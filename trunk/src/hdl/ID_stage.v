==> flow/design.v <==
module ConditionCheck(
    input [3:0] cond,
    input [3:0] status_bits,  
    output reg condition_met
);
    wire N, Z, C, V;
    assign N = status_bits[3];
    assign Z = status_bits[2];
    assign C = status_bits[1];
    assign V = status_bits[0];
    always @(*) begin
        case(cond)
            4'b0000: condition_met = Z;                  
            4'b0001: condition_met = ~Z;                 
            4'b0010: condition_met = C;                  
            4'b0011: condition_met = ~C;                 
            4'b0100: condition_met = N;                  
            4'b0101: condition_met = ~N;                 
            4'b0110: condition_met = V;                  
            4'b0111: condition_met = ~V;                 
            4'b1000: condition_met = C & ~Z;             
            4'b1001: condition_met = ~C | Z;             
            4'b1010: condition_met = N == V;             
            4'b1011: condition_met = N != V;             
            4'b1100: condition_met = ~Z & (N == V);      
            4'b1101: condition_met = Z | (N != V);       
            4'b1110: condition_met = 1'b1;               
            default: condition_met = 1'b0;               
        endcase
    end
endmodule
module ControlUnit(
    input [1:0] mode,
    input [3:0] opcode,
    input S_in,
    output reg [3:0] exe_cmd,
    output reg mem_read, mem_write,
    output reg wb_enable, branch_taken,
    output reg status_update
);
    always @(*) begin
        exe_cmd = 4'b0000;
        mem_read = 1'b0;
        mem_write = 1'b0;
        wb_enable = 1'b0;
        branch_taken = 1'b0;
        status_update = 1'b0;
        case(mode)
            2'b00: begin
                case(opcode)
                    4'b1101: begin  
                        exe_cmd = 4'b0001;
                        wb_enable = 1'b1;
                        status_update = S_in;
                    end
                    4'b1111: begin  
                        exe_cmd = 4'b1001;
                        wb_enable = 1'b1;
                        status_update = S_in;
                    end
                    4'b0100: begin  
                        exe_cmd = 4'b0010;
                        wb_enable = 1'b1;
                        status_update = S_in;
                    end
                    4'b0101: begin  
                        exe_cmd = 4'b0011;
                        wb_enable = 1'b1;
                        status_update = S_in;
                    end
                    4'b0010: begin  
                        exe_cmd = 4'b0100;
                        wb_enable = 1'b1;
                        status_update = S_in;
                    end
                    4'b0110: begin  
                        exe_cmd = 4'b0101;
                        wb_enable = 1'b1;
                        status_update = S_in;
                    end
                    4'b0000: begin  
                        exe_cmd = 4'b0110;
                        wb_enable = 1'b1;
                        status_update = S_in;
                    end
                    4'b1100: begin  
                        exe_cmd = 4'b0111;
                        wb_enable = 1'b1;
                        status_update = S_in;
                    end
                    4'b0001: begin  
                        exe_cmd = 4'b1000;
                        wb_enable = 1'b1;
                        status_update = S_in;
                    end
                    4'b1010: begin  
                        exe_cmd = 4'b0100;  
                        status_update = 1'b1;  
                    end
                    4'b1000: begin  
                        exe_cmd = 4'b0110;  
                        status_update = 1'b1;  
                    end
                endcase
            end
            2'b01: begin
                exe_cmd = 4'b0010;  
                if (S_in) begin  
                    mem_read = 1'b1;
                    wb_enable = 1'b1;
                end else begin  
                    mem_write = 1'b1;
                end
            end
            2'b10: begin
                branch_taken = 1'b1;
            end
        endcase
    end
endmodule
module ID_stage(
    input clk, rst,
    input [31:0] pc_in,
    input [31:0] instruction,
    input [31:0] wb_value,
    input [3:0] wb_dest,
    input wb_en,
    input [3:0] status_bits,
    output [31:0] pc_out,
    output [31:0] val_rn, val_rm,
    output [3:0] exe_cmd,
    output mem_read, mem_write,
    output wb_enable,
    output branch_taken,
    output status_update,
    output [3:0] dest_reg,
    output [11:0] shift_operand,
    output [23:0] signed_imm_24,
    output imm,
    output two_src,               
    output [3:0] src1, src2       
);
    wire [3:0] rn, rm, rd;
    wire [1:0] mode;
    wire [3:0] opcode;
    wire S;
    wire [3:0] cond;
    wire [3:0] control_exe_cmd;
    wire control_mem_read, control_mem_write;
    wire control_wb_enable, control_branch_taken;
    wire control_status_update;
    wire condition_met;
    assign cond = instruction[31:28];
    assign mode = instruction[27:26];
    assign imm = instruction[25];
    assign opcode = instruction[24:21];
    assign S = instruction[20];
    assign rn = instruction[19:16];
    assign rd = instruction[15:12];
    assign rm = (control_mem_write) ? rd : instruction[3:0];  
    assign shift_operand = instruction[11:0];
    assign signed_imm_24 = instruction[23:0];
    ControlUnit control_unit(
        .mode(mode),
        .opcode(opcode),
        .S_in(S),
        .exe_cmd(control_exe_cmd),
        .mem_read(control_mem_read),
        .mem_write(control_mem_write),
        .wb_enable(control_wb_enable),
        .branch_taken(control_branch_taken),
        .status_update(control_status_update)
    );
    ConditionCheck cond_check(
        .cond(cond),
        .status_bits(status_bits),
        .condition_met(condition_met)
    );
    RegisterFile reg_file(
        .clk(clk),
        .rst(rst),
        .src1(rn),
        .src2(rm),
        .dest(wb_dest),
        .write_val(wb_value),
        .write_en(wb_en),
        .reg1(val_rn),
        .reg2(val_rm)
    );
    assign exe_cmd = condition_met ? control_exe_cmd : 4'b0;
    assign mem_read = condition_met ? control_mem_read : 1'b0;
    assign mem_write = condition_met ? control_mem_write : 1'b0;
    assign wb_enable = condition_met ? control_wb_enable : 1'b0;
    assign branch_taken = condition_met ? control_branch_taken : 1'b0;
    assign status_update = condition_met ? control_status_update : 1'b0;
    assign dest_reg = rd;
    assign pc_out = pc_in;
    assign src1 = rn;
    assign src2 = rm;
    assign two_src = (mode == 2'b00 && opcode != 4'b1101 && opcode != 4'b1111) ||  
                     (mode == 2'b01 && ~S);  
endmodule
module RegisterFile(
    input clk, rst,
    input [3:0] src1, src2, dest,
    input [31:0] write_val,
    input write_en,
    output [31:0] reg1, reg2
);
    reg [31:0] registers [0:14];
    integer i;
    assign reg1 = (src1 == 0) ? 32'b0 : registers[src1];
    assign reg2 = (src2 == 0) ? 32'b0 : registers[src2];
    always @(negedge clk or posedge rst) begin
        if (rst) begin
            for (i = 0; i < 15; i = i + 1) begin
                registers[i] <= i;
            end
        end else if (write_en && dest != 0) begin
            registers[dest] <= write_val;
        end
    end
endmodule
; ---- From RTL to reports: ID_stage
; What the tools print for ID_stage, step after step.
; Line numbers count from 1 in the design file above.
; Operators: Yosys type, input widths -> output width; for muxes data width and select width s.
; Library cell names are shortened.
; A cell with - has no value.
[setup]
top = ID_stage
clock = clk
library = sky130hd
pvt_corner = tt_025C_1v80

; ---- Word-level counts
; Source: Yosys, flattened and elaborated. Widths are those after wreduce. Registers that Yosys merges into a memory's read port (data or address) are not register bits. Print and check cells do not count. Equal cells are merged and count once.
[bits]
ff_bits = 448
word_cells = 147
[classes]
equal = 72
logic = 9
n_reduce_logical = 29
muxes = 23
[op_table]
columns = op, count
row1 = $pmux 32 s14, 2
row2 = $eq 4x4->1 const B, 33
row3 = $eq 4x3->1 const B, 19
row4 = $mux 32, 2
row5 = $eq 4x2->1 const B, 9
row6 = $pmux 4 s9, 1
row7 = $reduce_and 2->1, 14
row8 = $eq 4x1->1 const B, 5
row9 = $logic_not 4->1, 4
row10 = $pmux 1 s15, 1
row11 = $mux 1, 12
row12 = $reduce_or 9->1, 1
row13 = $ne 4x4->1 const B, 2
row14 = $pmux 4 s2, 1
row15 = $mux 4, 2
row16 = $reduce_or 2->1, 3
row17 = $not 1->1, 5
row18 = $logic_and 1x1->1, 4
row19 = $reduce_bool 4->1, 1
row20 = $pmux 1 s2, 2
row21 = $and 1x1->1, 2
row22 = $or 1x1->1, 2
row23 = $eq 2x1->1 const B, 1
row24 = $eq 2x2->1 const B, 1
row25 = $logic_not 2->1, 1
row26 = $eq 1x1->1, 1
row27 = $ne 1x1->1, 1
row28 = $logic_or 1x1->1, 1

; ---- Depth
; Depth = most cells in a row (Yosys ltp): at word level without a register or memory, in the mapped netlist without a sequential cell, where the memories' decode and read muxes count.
[logic_depth]
depth_word = 6
abc_area = 0
mapped_depth = 11
ltp_nobuf = 6

; ---- Mapped cells and area
; The flow's flattened synthesis, as Yosys stat reports it; memories are mapped. The netlist is that of the ABC_AREA named above (0 if unset); the other value can give another one.
[synth_totals]
mapped_cells = 2233
synth_area_um2 = 24922.7
seq_area_um2 = 11245.8
ffs = 448
buffers = 277
[by_type]
columns = type, count, type_area_um2
row1 = dfrtn_1, 420, 1.05E+04
row2 = mux2_2, 468, 5.27E+03
row3 = a22oi_1, 203, 1.52E+03
row4 = dfstp_2, 28, 735.706
row5 = buf_4, 79, 593.069
row6 = clkbuf_1, 142, 533.011
row7 = mux2i_1, 46, 460.442
row8 = nand2_1, 95, 356.592
row9 = nor2_1, 95, 356.592
row10 = a222oi_1, 35, 350.336
row11 = a21oi_1, 66, 330.317
row12 = o21ai_0, 55, 275.264
row13 = a22o_1, 27, 236.477
row14 = a221oi_1, 26, 227.718
row15 = nand3_1, 41, 205.197
row16 = nand4_1, 28, 175.168
row17 = a31oi_1, 25, 156.4
row18 = o221a_2, 13, 146.39
; Other cell types: 51; their cells: 341.
; The figures by module come from a second, unflattened synthesis with its own total; it is not the netlist above.
[unflattened]
cells_unflattened = 2417
area_unflattened_um2 = 25844.8
; Each row is one instance without its submodules.
[modules]
columns = mod, mod_area_um2, n_inst, cells
row1 = RegisterFile, 24742.5, 1, 2266
row2 = ID_stage, 698.2, 1, 93
row3 = ControlUnit, 210.2, 1, 30
row4 = ConditionCheck, 193.9, 1, 28

; Below are 2 stored runs of the flow (Yosys, OpenROAD; platform sky130hd) on ID_stage, each with its settings and what was measured, unordered. Constraints: input delay and output delay 20% of the set period each, output load 0.01 pF.
; By "power.total_uw" is meant OpenSTA's value without simulated activity: inputs other than the clock are taken to toggle once in ten clock periods, and the tool carries that through the logic.

[stored run 1: settings]
period_ns = 4.19
CORE_UTILIZATION = 55
SETUP_SLACK_MARGIN = -0.03
PLACE_DENSITY = 0.43
CELL_PAD_IN_SITES_GLOBAL_PLACEMENT = 3
GPL_ROUTABILITY_DRIVEN = 0
CTS_CLUSTER_DIAMETER = 151
SLEW_MARGIN = 5
CAP_MARGIN = 20
CORE_MARGIN = 2
[stored run 1: results]
outcome = incomplete, placement halted on GPL-0301

[stored run 2: settings]
period_ns = 6.44
CORE_UTILIZATION = 28
SETUP_SLACK_MARGIN = 0.74
PLACE_DENSITY_LB_ADDON = 0.24
CORE_MARGIN = 6
CELL_PAD_IN_SITES_GLOBAL_PLACEMENT = 0
ABC_AREA = 1
GPL_ROUTABILITY_DRIVEN = 1
CTS_CLUSTER_SIZE = 22
CAP_MARGIN = 25
SLEW_MARGIN = 20
[stored run 2: results]
final_cell_area_um2 = 31122.3
post_synth_area_um2 = 25286.8
fin_hold_ws_ns = 0.433
timing.setup.ws_ns = 0.067
util_frac = 0.35
power.total_uw = 8963
dieArea_um2 = 97665.6
fin_tns_ns = 0.000
