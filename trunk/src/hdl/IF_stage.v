==> flow/design.v <==
module IF_stage(
    input clk, rst,
    input branchTaken, freeze,
    input [31:0] instructionin,
    input [31:0] branchAddress, 
    output [31:0] pc,
    output [31:0] instruction,
    output [31:0] pcpipe
);
    wire [31:0] pcRegIn, pcRegOut, pcAdderOut, IFRegout, instructionout;
    Mux2To1 #(32) pcMux(
        .a0(pcAdderOut),
        .a1(branchAddress),
        .sel(branchTaken),
        .out(pcRegIn)
    );
    Register #(32) PCReg(
        .clk(clk),
        .rst(rst),
        .in1(pcRegIn),
        .in2(),
        .ld(~freeze),
        .clr(1'b0),
        .out1(pcRegOut),
        .out2()
    );
    Adder #(32) PCAdder(
        .a(pcRegOut),
        .b(32'd1),
        .out(pcAdderOut)
    );
     assign pc = pcRegOut;
     assign pcpipe = pcAdderOut;
     assign instruction = instructionin;
endmodule
module Adder #(
    parameter N = 32
)(
    input [N-1:0] a, b,
    output [N-1:0] out
);
    assign out = a + b;
endmodule
module Mux2To1 #(
    parameter N = 32
)(
    input [N-1:0] a0, a1,
    input sel,
    output [N-1:0] out
);
    assign out = sel ? a1 : a0;
endmodule
module Register #(
    parameter N = 32
)(
    input clk, rst,
    input [N-1:0] in1,
    input [N-1:0] in2,
    input ld, clr,
    output reg [N-1:0] out1,
    output reg [N-1:0] out2
);
    always @(posedge clk or posedge rst) begin
        if (rst) begin
            out1 <= {N{1'b0}};
            out2 <= {N{1'b0}};
        end
        else if (clr) begin
            out1 <= {N{1'b0}};
            out2 <= {N{1'b0}};
        end
        else if (ld) begin
            out1 <= in1;
            out2 <= in2;
        end
    end
endmodule
# [Step by step through the tools: IF_stage]
# What the tools print for IF_stage, step after step.
# Line numbers count from 1 in the design file above.
# Operators: Yosys type, input widths -> output width; for muxes data width and select width s.
# Cell names lack the library's common part.
# The mark - stands for no value.
[inputs] design="IF_stage" clk_port="clk" lib="sky130hd" pvt_corner="tt_025C_1v80"

# [Elaborated design]
# Source: Yosys, flattened and elaborated, memories not mapped. Widths are those after wreduce; folded enables and synchronous resets count as part of the registers. Registers that Yosys merges into a memory's read port (data or address) are not register bits. Print and check cells do not count. Equal cells are merged and count once.
[word_totals] register_bits=32 in_bits=68 out_inout_bits=96
[classes] n_addsub=1 n_mux=1
[ops] cell="$add 32x1->32 const B" count=1
[ops] cell="$mux 32" count=1

# [Depth]
# Longest topological path by Yosys (ltp), each cell counted once; first at word level (registers and memories cut), then after technology mapping (sequential cells cut; the memories' decode and read muxes count).
[depth] ltp_word=2 abc_area=1 depth_mapped=10 mapped_depth_nobuf=10

# [Netlist]
# Yosys stat after the flow's synthesis: flattened, memories mapped to cells. It holds for the ABC_AREA given above (unset counts as 0); a run with the other value may have another netlist.
[synth_totals] stdcells=460 mapped_area_um2=2854.0 seq_area_um2=800.8 flip_flops=32 buf_cells=44
[types] type="dfrtp_1" count=32 type_area_um2=800.768
[types] type="nand2_1" count=167 type_area_um2=626.851
[types] type="nor2_1" count=80 type_area_um2=300.288
[types] type="buf_4" count=32 type_area_um2=240.23
[types] type="inv_1" count=41 type_area_um2=153.898
[types] type="nand3_1" count=26 type_area_um2=130.125
[types] type="nor2_4" count=8 type_area_um2=90.086
[types] type="a21oi_1" count=17 type_area_um2=85.082
[types] type="o21ai_0" count=13 type_area_um2=65.062
[types] type="xor2_1" count=5 type_area_um2=43.792
[types] type="nor2_8" count=2 type_area_um2=40.038
[types] type="nand3b_1" count=4 type_area_um2=30.029
[types] type="xnor2_1" count=3 type_area_um2=26.275
[types] type="nand2_2" count=4 type_area_um2=25.024
[types] type="o22ai_1" count=4 type_area_um2=25.024
[types] type="buf_6" count=2 type_area_um2=22.522
[types] type="clkbuf_1" count=6 type_area_um2=22.522
[types] type="nand2_4" count=2 type_area_um2=22.522
# Not listed: further types 9, cells in them 12.

# [Worst setup path after synthesis]
# OpenSTA on the mapped netlist: ideal clock, no wires. The path of least setup slack (recovery checks aside). Input and output delay are each 20% of the period. Register names are those of the netlist, which keeps one name where synthesis merged equal registers.
[synth_timing] path_kind="register to output" from="register PCReg.out1[1]" to="output pcpipe[10]" tclk_ns=4.53 output_delay_ns=0.906 t_arrival_ns=1.338 required_time_ns=3.624 path_slack_ns=2.286 path_delay_ns=1.338 path_stages=8 synth_period_reached_ns=2.244
# "path_delay_ns" is the arrival time less input delay plus setup time.
# A path that ends at an output port has no setup time.
# "path_stages" counts driving pins, that of a launching flip-flop among them; a cell with two outputs on the path counts twice.
# "synth_period_reached_ns" = period - worst setup slack (recovery checks aside). The figure is calculated, with input and output delays left at 20% of the set period.
# The rows between start and end are the longest chain of elaborated cells between them; the timing report does not say that the signal goes this way. Where chains are equally long, one stands for them.
# A line is the first line of the expression or statement that the cell stems from. Yosys adds cells for indexed reads and writes and turns some case tables into memories.
# A register here has more assigning lines than the two given.
[synth_between] path_cell_list="dfrtp_1 -> ha_1 -> nand2_2 -> nor2_4 -> nand2_4 -> nor2_4 -> xor2_1 -> inv_1" elab_chain_cells=1
[synth_rtl] item="from (decl)" line=60 source="output reg [N-1:0] out1,"
[synth_rtl] item="from (assign)" line=65 source="out1 <= {N{1'b0}};"
[synth_rtl] item="from (assign)" line=73 source="out1 <= in1;"
[synth_rtl] item="$add 32x1->32" line=42 source="assign out = a + b;"
[synth_rtl] item="to (decl)" line=8 source="output [31:0] pcpipe"

# [Path in the finished layout]
# Path of least setup slack in the final report of run 1 (OpenROAD, finished layout, wires in). Where an end is a register, its clock arrival counts in the times.
[layout_timing] path_kind="register to output" from="register PCReg.out1[0]" to="output pcpipe[26]" tclk_ns=1.96 output_delay_ns=0.39 t_arrival_ns=1.80 required_time_ns=1.57 path_slack_ns=-0.24 path_stages=11
# The rows between start and end are the longest chain of elaborated cells between them; the timing report does not say that the signal goes this way. Where chains are equally long, one stands for them.
# A register here has more assigning lines than the two given.
[layout_between] path_cell_list="dfrtp_1 -> ha_2 -> nand2_2 -> nor2_4 -> nand2_4 -> nor2_4 -> buf_6 -> nand2_2 -> nand2_2 -> nand2_2 -> buf_6" elab_chain_cells=1
[layout_rtl] item="from (decl)" line=60 source="output reg [N-1:0] out1,"
[layout_rtl] item="from (assign)" line=65 source="out1 <= {N{1'b0}};"
[layout_rtl] item="from (assign)" line=73 source="out1 <= in1;"
[layout_rtl] item="$add 32x1->32" line=42 source="assign out = a + b;"
[layout_rtl] item="to (decl)" line=8 source="output [31:0] pcpipe"

# Measured results for IF_stage: 2 stored runs of the Yosys and OpenROAD flow on sky130hd. The settings differ; the order carries no meaning. The constraints put input and output delay at 20% of the set period each and load the outputs with 0.01 pF.
# By "clock_period_reached_ns" is meant the clock period of the run minus its worst setup slack. This is arithmetic on one report: input and output delays are still those of the set period (20% each).
# "worst_setup_path_time_ns": the worst setup path's part of the clock period (all of it between registers, 20% less for each end at a port) less its slack. A launch clock that arrives late makes it longer, a capture clock that arrives late makes it shorter.
# "totalPower_w": no workload was simulated; the value follows from the tool's default switching activity.
run="run 1" settings period_ns=1.96 CORE_UTILIZATION=20 PLACE_DENSITY=0.51 CORE_MARGIN=4 CELL_PAD_IN_SITES_DETAIL_PLACEMENT=0 ABC_AREA=1 CTS_CLUSTER_SIZE=61 CTS_CLUSTER_DIAMETER=255 MIN_ROUTING_LAYER="met2" MAX_ROUTING_LAYER="met4" CAP_MARGIN=20 SLEW_MARGIN=20
run="run 1" results worst_setup_path_time_ns=1.80 timing.worst_path_kind="register to output" setup_tns_ns=-3.644 yosys_chip_area_um2=2854.0 clock_period_reached_ns=2.196 cell_area_final_um2=4906.0 totalPower_w=0.003163 layout_utilization_frac=0.352 die_um2=16244.8 worstSetupSlack_ns=-0.236
run="run 2" settings period_ns=1.77 CORE_UTILIZATION=71 PLACE_DENSITY_LB_ADDON=0.28 CORE_MARGIN=7 TNS_END_PERCENT=10 ABC_AREA=1 GPL_TIMING_DRIVEN=1 CTS_CLUSTER_DIAMETER=203 MIN_ROUTING_LAYER="met1" CAP_MARGIN=20 SLEW_MARGIN=20
run="run 2" outcome="no results, placement failed with FLW-0024"
